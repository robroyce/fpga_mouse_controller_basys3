==> flow/design.v <==
`timescale 1ns / 1ps
module ps2_mouse(
                 input wire        i_clk,
                 input wire        i_reset,
                 input wire        i_PS2Data,
                 input wire        i_PS2Clk,
                 output wire [7:0] o_x,
                 output wire       o_x_ov,
                 output wire       o_x_sign,
                 output wire [7:0] o_y,
                 output wire       o_y_ov,
                 output wire       o_y_sign,
                 output wire       o_r_click,
                 output wire       o_l_click,
                 output wire       o_valid
                 );
   wire [10:0]                     word1, word2, word3, word4;
   wire [7:0]                      signal1, signal2, signal3, signal4;
   wire                            valid, ready;
   assign o_valid = ready && valid;
   ps2_signal ps2_signal(
                         .i_clk(i_clk),
                         .i_reset(i_reset),
                         .i_PS2Clk(i_PS2Clk),
                         .i_PS2Data(i_PS2Data),
                         .o_word1(word1),
                         .o_word2(word2),
                         .o_word3(word3),
                         .o_word4(word4),
                         .o_ready(ready)
                         );
   ps2_validator ps2_validator(
                               .i_word1(word1),
                               .i_word2(word2),
                               .i_word3(word3),
                               .i_word4(word4),
                               .o_signal1(signal1),
                               .o_signal2(signal2),
                               .o_signal3(signal3),
                               .o_signal4(signal4),
                               .o_valid(valid)
                               );
   ps2_mouse_map ps2_mouse_map(
                               .i_clk(i_clk),
                               .i_reset(i_reset),
                               .i_signal1(signal1),
                               .i_signal2(signal2),
                               .i_signal3(signal3),
                               .i_signal4(signal4),
                               .o_x(o_x),
                               .o_y(o_y),
                               .o_x_overflow(o_x_ov),
                               .o_y_overflow(o_y_ov),
                               .o_x_sign(o_x_sign),
                               .o_y_sign(o_y_sign),
                               .o_l_click(o_l_click),
                               .o_r_click(o_r_click)
                               );
endmodule
`timescale 1ns / 1ps
module ps2_signal(
                  input wire         i_clk,
                  input wire         i_reset,
                  input wire         i_PS2Clk,
                  input wire         i_PS2Data,
                  output wire [10:0] o_word1,
                  output wire [10:0] o_word2,
                  output wire [10:0] o_word3,
                  output wire [10:0] o_word4,
                  output wire        o_ready
                  );
   reg [43:0]                        fifo;
   reg [43:0]                        buffer;
   reg [5:0]                         counter;
   reg [1:0]                         PS2Clk_sync;
   reg                               ready;
   reg                               PS2Data;
   wire                              PS2Clk_negedge;
   assign o_word1 = fifo[33 +: 11];
   assign o_word2 = fifo[22 +: 11];
   assign o_word3 = fifo[11 +: 11];
   assign o_word4 = fifo[0 +: 11];
   assign o_ready = ready;
   assign PS2Clk_negedge = (PS2Clk_sync == 2'b10);
   initial
     begin
        fifo <= 44'b0;
        buffer <= 44'b0;
        counter <= 6'b0;
        PS2Clk_sync <= 2'b1;
        ready <= 1'b0;
        PS2Data <= 1'b0;
     end  
   always @(posedge i_clk)
     begin
        if(i_reset)
          begin
             fifo <= 44'b0;
             buffer <= 44'b0;
             counter <= 6'b0;
             ready <= 1'b0;
             PS2Clk_sync <= 2'b1;
             PS2Data <= 1'b0;
          end
        else
          begin
             PS2Clk_sync <= {PS2Clk_sync[0], i_PS2Clk};
             PS2Data <= i_PS2Data;
             if(PS2Clk_negedge)
               begin
                  buffer <= {buffer, PS2Data};
                  counter <= counter + 6'b1;
               end
             if(counter == 6'd44)
               begin
                  fifo <= buffer;
                  buffer <= 44'b0;
                  counter <= 6'b0;
                  ready <= 1'b1;
               end
             else
               begin
                  ready <= 1'b0;
                  fifo <= 44'b0;
               end
          end
     end
endmodule
`timescale 1ns / 1ps
module ps2_mouse_map(
                     input wire        i_clk,
                     input wire        i_reset,
                     input wire [7:0]  i_signal1,
                     input wire [7:0]  i_signal2,
                     input wire [7:0]  i_signal3,
                     input wire [7:0]  i_signal4,
                     output wire [7:0] o_x,
                     output wire [7:0] o_y,
                     output wire       o_x_sign,
                     output wire       o_y_sign,
                     output wire       o_l_click,
                     output wire       o_r_click,
                     output wire       o_x_overflow,
                     output wire       o_y_overflow
                     );
   assign o_x = i_signal2;
   assign o_y = i_signal3;
   assign {o_x_overflow, o_y_overflow} = i_signal1[1:0];
   assign {o_x_sign, o_y_sign} = i_signal1[3:2];
   assign {o_l_click, o_r_click} = i_signal1[7:6];
endmodule
`timescale 1ns / 1ps
module ps2_validator(
                     input wire [10:0] i_word1,
                     input wire [10:0] i_word2,
                     input wire [10:0] i_word3,
                     input wire [10:0] i_word4,
                     output wire [7:0] o_signal1,
                     output wire [7:0] o_signal2,
                     output wire [7:0] o_signal3,
                     output wire [7:0] o_signal4,
                     output wire       o_valid
                     );
   wire                                parity1, parity2, parity3, parity4, parity;
   wire                                start1, start2, start3, start4, start;
   wire                                stop1, stop2, stop3, stop4, stop;
   wire                                valid1, valid2, valid3, valid4;
   assign {start1, o_signal1, parity1, stop1} = i_word1;
   assign {start2, o_signal2, parity2, stop2} = i_word2;
   assign {start3, o_signal3, parity3, stop3} = i_word3;
   assign {start4, o_signal4, parity4, stop4} = i_word4;
   assign valid1 = ~^o_signal1 == parity1;
   assign valid2 = ~^o_signal2 == parity2;
   assign valid3 = ~^o_signal3 == parity3;
   assign valid4 = ~^o_signal4 == parity4;
   assign parity = valid1 && valid2 && valid3 && valid4;
   assign start = (!start1 && !start2 && !start3 && !start4);
   assign stop = (stop1 && stop2 && stop3 && stop4);
   assign o_valid = (start && stop && parity);
endmodule
=== Reports on ps2_mouse ===
Tool output for the design above, in the order of the flow.
Line numbers count from 1 in the design file above.
Operators carry their Yosys type and port widths (W data, S select, Z words).
Cell names lack the library's common part.
Not given: n/a

* Top module: ps2_mouse
* Clock input: i_clk
* Library: sky130hd
* Corner: tt_025C_1v80

=== Word-level counts ===
Yosys after proc, flatten, opt, wreduce and memory -nomap, before mapping. Enables and synchronous resets that opt folds into registers are not counted as muxes. Memory bits, and registers merged into a memory's read port (data or address), are not among the register bits. Print and check cells are not counted. Equal cells are merged and count once.

* $mul: 0
* Equal/unequal tests: 6
* Muxes and demuxes: 1
* $lt $le $gt $ge: 0
* Bitwise gates (word level): 1
* Shift operators: 0
* $add $sub $neg: 1
* Reductions and logical operators: 22
* Div/mod/pow operators: 0

{| class="wikitable"
|+ Operator list
! operator !! count
|-
| $reduce_xnor A8 Y1 || 4
|-
| $logic_and A1 B1 Y1 || 12
|-
| $add A6 B1 Y6 const B || 1
|-
| $eq A6 B6 Y1 const B || 1
|-
| $eq A1 B1 Y1 || 4
|-
| $logic_not A1 Y1 || 4
|-
| $reduce_or A2 Y1 || 2
|-
| $eq A2 B2 Y1 const B || 1
|-
| $not A1 Y1 || 1
|-
| $mux W1 || 1
|}

* Bits in latches: 0
* Memory bits (read-only): 0
* Word width x clocked read ports: 0
* Word-level cells: 37
* RAM bits: 0
* Output and inout port bits: 23
* Bits in registers: 98
* Input bits: 4
* Memories kept: 0

=== Longest topological paths ===
Depth = most cells in a row (Yosys ltp): at word level without a register or memory, in the mapped netlist without a sequential cell, where the memories' decode and read muxes count.

* Depth after elaboration: 7
* ABC_AREA: 0
* Mapped depth: 8
* Gate-level depth less buffers: 6

=== Netlist ===
Source: synth_stat.txt of the flow (Yosys; design flattened, memories mapped). It holds for the ABC_AREA given above (unset counts as 0); a run with the other value may have another netlist.
Totals and module areas in this step are rounded.

{| class="wikitable"
|+ Cell types
! type !! count
|-
| dfxtp_1 || 98
|-
| nand2_1 || 93
|-
| and2_1 || 44
|-
| a21oi_1 || 46
|-
| xnor2_1 || 24
|-
| buf_4 || 16
|-
| xor2_1 || 7
|-
| xnor3_1 || 2
|-
| clkbuf_1 || 10
|-
| buf_2 || 7
|-
| ha_1 || 2
|-
| nand4_1 || 4
|-
| nor2_1 || 5
|-
| nor2b_1 || 3
|-
| xnor2_2 || 1
|-
| nand2b_1 || 2
|-
| nor4_2 || 1
|-
| buf_1 || 3
|}

Not listed: further types 8, cells in them 9.

* Buffer cells: 36
* Mapped cells: 377
* Flip-flops: 98
* Mapped area: 0.00351 mm²

By module: a second synthesis without flattening, with its own total; a netlist apart from the flattened one above.

* Cells (unflattened synthesis): 417
* Area (unflattened synthesis): 0.00396 mm²

Rows give one instance, submodules left out.

{| class="wikitable"
|+ By module
! module !! area (mm²) !! cells !! instances
|-
| ps2_signal || 0.00319 || 330 || 1
|-
| ps2_validator || 0.000606 || 64 || 1
|-
| ps2_mouse_map || 0.000165 || 22 || 1
|-
| ps2_mouse || 0.0000063 || 1 || 1
|}

=== Timing after synthesis ===
Path of least setup slack by OpenSTA after synthesis, without wires, with an ideal clock, recovery checks aside; 20% of the period is set as input and as output delay. Where synthesis merged equal registers, the netlist keeps one of their names.

* Path type: register to output
* Start point: reg ps2_signal.fifo[37]
* End point: out o_valid
* Setup slack: -0.018 ns
* Buffers on the path: 0
* External output delay: 0.358 ns
* Clock period: 1.79 ns
* Delay of the path: 1.450 ns
* Stages: 6
* Arrival time: 1.450 ns
* Synthesis period reached: 1.808 ns

"delay of the path" = arrival - input delay + setup time.
At an output port there is no setup time.
"stages": output pins that drive a net of the path, with the launching flip-flop's if there is one; two outputs of one cell count as two.
"synthesis period reached" is the clock period less the worst setup slack; recovery checks do not enter. This is arithmetic on one report: input and output delays are still those of the set period (20% each).
The rows between start and end are the longest chain of elaborated cells between them; the timing report does not say that the signal goes this way. Where chains are equally long, one stands for them.
A line is the first line of the expression or statement that the cell stems from. Yosys adds cells for indexed reads and writes and turns some case tables into memories.
At most two assigning lines are given for a register; there are more.

* Cells stage by stage: dfxtp_1 > xor2_1 > xnor3_1 > xnor2_1 > nand2_1 > nor4_2
* Length of the longest elaborated chain: 7

{| class="wikitable"
|+ Ends and longest elaborated chain, post-synthesis
! what !! RTL line !! RTL
|-
| start, declared || 72 || <nowiki>reg [43:0]                        fifo;</nowiki>
|-
| start, assigned || 98 || <nowiki>fifo <= 44'b0;</nowiki>
|-
| start, assigned || 116 || <nowiki>fifo <= buffer;</nowiki>
|-
| $reduce_xnor A8 Y1 || 172 || <nowiki>assign valid1 = ~^o_signal1 == parity1;</nowiki>
|-
| $eq A1 B1 Y1 || 172 ||
|-
| $logic_and A1 B1 Y1 x3 || 176 || <nowiki>assign parity = valid1 && valid2 && valid3 && valid4;</nowiki>
|-
| $logic_and A1 B1 Y1 || 179 || <nowiki>assign o_valid = (start && stop && parity);</nowiki>
|-
| $logic_and A1 B1 Y1 || 20 || <nowiki>assign o_valid = ready && valid;</nowiki>
|-
| end, declared || 15 || <nowiki>output wire       o_valid</nowiki>
|}

=== Path in the finished layout ===
Path of least setup slack in the final report of flow run A (OpenROAD, finished layout, wires in). Where an end is a register, its clock arrival counts in the times.

* Path type: register to output
* Start point: reg ps2_signal.fifo[42]
* End point: out o_valid
* Stages: 7
* Setup slack: -0.03 ns
* Clock period: 2.28 ns
* Arrival time: 1.85 ns
* External output delay: 0.46 ns
* Buffers on the path: 1

The rows between start and end are the longest chain of elaborated cells between them; the timing report does not say that the signal goes this way. Where chains are equally long, one stands for them.
At most two assigning lines are given for a register; there are more.

* Cells stage by stage: dfxtp_2 > xnor2_2 > xnor3_1 > xnor2_2 > nand2_1 > nor4_2 > buf_2
* Length of the longest elaborated chain: 7

{| class="wikitable"
|+ Ends and longest elaborated chain, after layout
! what !! RTL line !! RTL
|-
| start, declared || 72 || <nowiki>reg [43:0]                        fifo;</nowiki>
|-
| start, assigned || 98 || <nowiki>fifo <= 44'b0;</nowiki>
|-
| start, assigned || 116 || <nowiki>fifo <= buffer;</nowiki>
|-
| $reduce_xnor A8 Y1 || 172 || <nowiki>assign valid1 = ~^o_signal1 == parity1;</nowiki>
|-
| $eq A1 B1 Y1 || 172 ||
|-
| $logic_and A1 B1 Y1 x3 || 176 || <nowiki>assign parity = valid1 && valid2 && valid3 && valid4;</nowiki>
|-
| $logic_and A1 B1 Y1 || 179 || <nowiki>assign o_valid = (start && stop && parity);</nowiki>
|-
| $logic_and A1 B1 Y1 || 20 || <nowiki>assign o_valid = ready && valid;</nowiki>
|-
| end, declared || 15 || <nowiki>output wire       o_valid</nowiki>
|}

Lab notebook: ps2_mouse

Measured results for ps2_mouse: 2 stored runs of the Yosys and OpenROAD flow on sky130hd. The settings differ; the order carries no meaning. The constraints put input and output delay at 20% of the set period each and load the outputs with 0.01 pF.
By "period reached" is meant the clock period of the run minus its worst setup slack. This is arithmetic on one report: input and output delays are still those of the set period (20% each).
"critical setup path time" = time allowed to the worst setup path (clock period - input delay - output delay, where it has them) - its slack; a late launch clock adds to it, a late capture clock takes from it.
"power" is the tool's figure for a default switching activity; nothing was simulated.
Measured values are rounded.

=== Flow run A ===
{| class="wikitable"
! Setting !! Value
|-
| period_ns || 2.28
|-
| CORE_UTILIZATION || 21
|-
| SETUP_SLACK_MARGIN || -0.02
|-
| PLACE_DENSITY || 0.78
|-
| HOLD_SLACK_MARGIN || -0.01
|-
| CORE_MARGIN || 9
|-
| CELL_PAD_IN_SITES_GLOBAL_PLACEMENT || 3
|-
| ABC_AREA || 0
|-
| GPL_ROUTABILITY_DRIVEN || 0
|-
| CTS_CLUSTER_DIAMETER || 144
|-
| CAP_MARGIN || 20
|-
| SLEW_MARGIN || 20
|-
! Result !! Value
|-
| Chip area after synthesis (Yosys) || 0.00351 mm²
|-
| Area inside the die boundary || 0.0217 mm²
|-
| Standard-cell area after layout || 0.00426 mm²
|-
| Post-layout utilization || 0.264
|-
| Worst slack on setup checks || -0.027 ns
|-
| Setup total negative slack || -0.027 ns
|-
| Final worst hold slack || 0.447 ns
|-
| Power || 3.26 mW
|-
| Period reached || 2.307 ns
|-
| Critical setup path time || 1.85 ns
|-
| Kind of the worst setup path || register to output
|}

=== Flow run B ===
{| class="wikitable"
! Setting !! Value
|-
| period_ns || 2.67
|-
| CORE_UTILIZATION || 38
|-
| SETUP_SLACK_MARGIN || 0.18
|-
| PLACE_DENSITY_LB_ADDON || 0.06
|-
| CELL_PAD_IN_SITES_GLOBAL_PLACEMENT || 2
|-
| CELL_PAD_IN_SITES_DETAIL_PLACEMENT || 0
|-
| TNS_END_PERCENT || 65
|-
| GPL_TIMING_DRIVEN || 1
|-
| CAP_MARGIN || 20
|-
| SLEW_MARGIN || 35
|-
| CORE_MARGIN || 2
|-
! Result !! Value
|-
| Chip area after synthesis (Yosys) || 0.00351 mm²
|-
| Area inside the die boundary || 0.01 mm²
|-
| Standard-cell area after layout || 0.004 mm²
|-
| Post-layout utilization || 0.44
|-
| Worst slack on setup checks || 0.281 ns
|-
| Setup total negative slack || 0.000 ns
|-
| Final worst hold slack || 0.443 ns
|-
| Power || 2.45 mW
|-
| Period reached || 2.389 ns
|-
| Critical setup path time || 1.86 ns
|-
| Kind of the worst setup path || register to output
|}
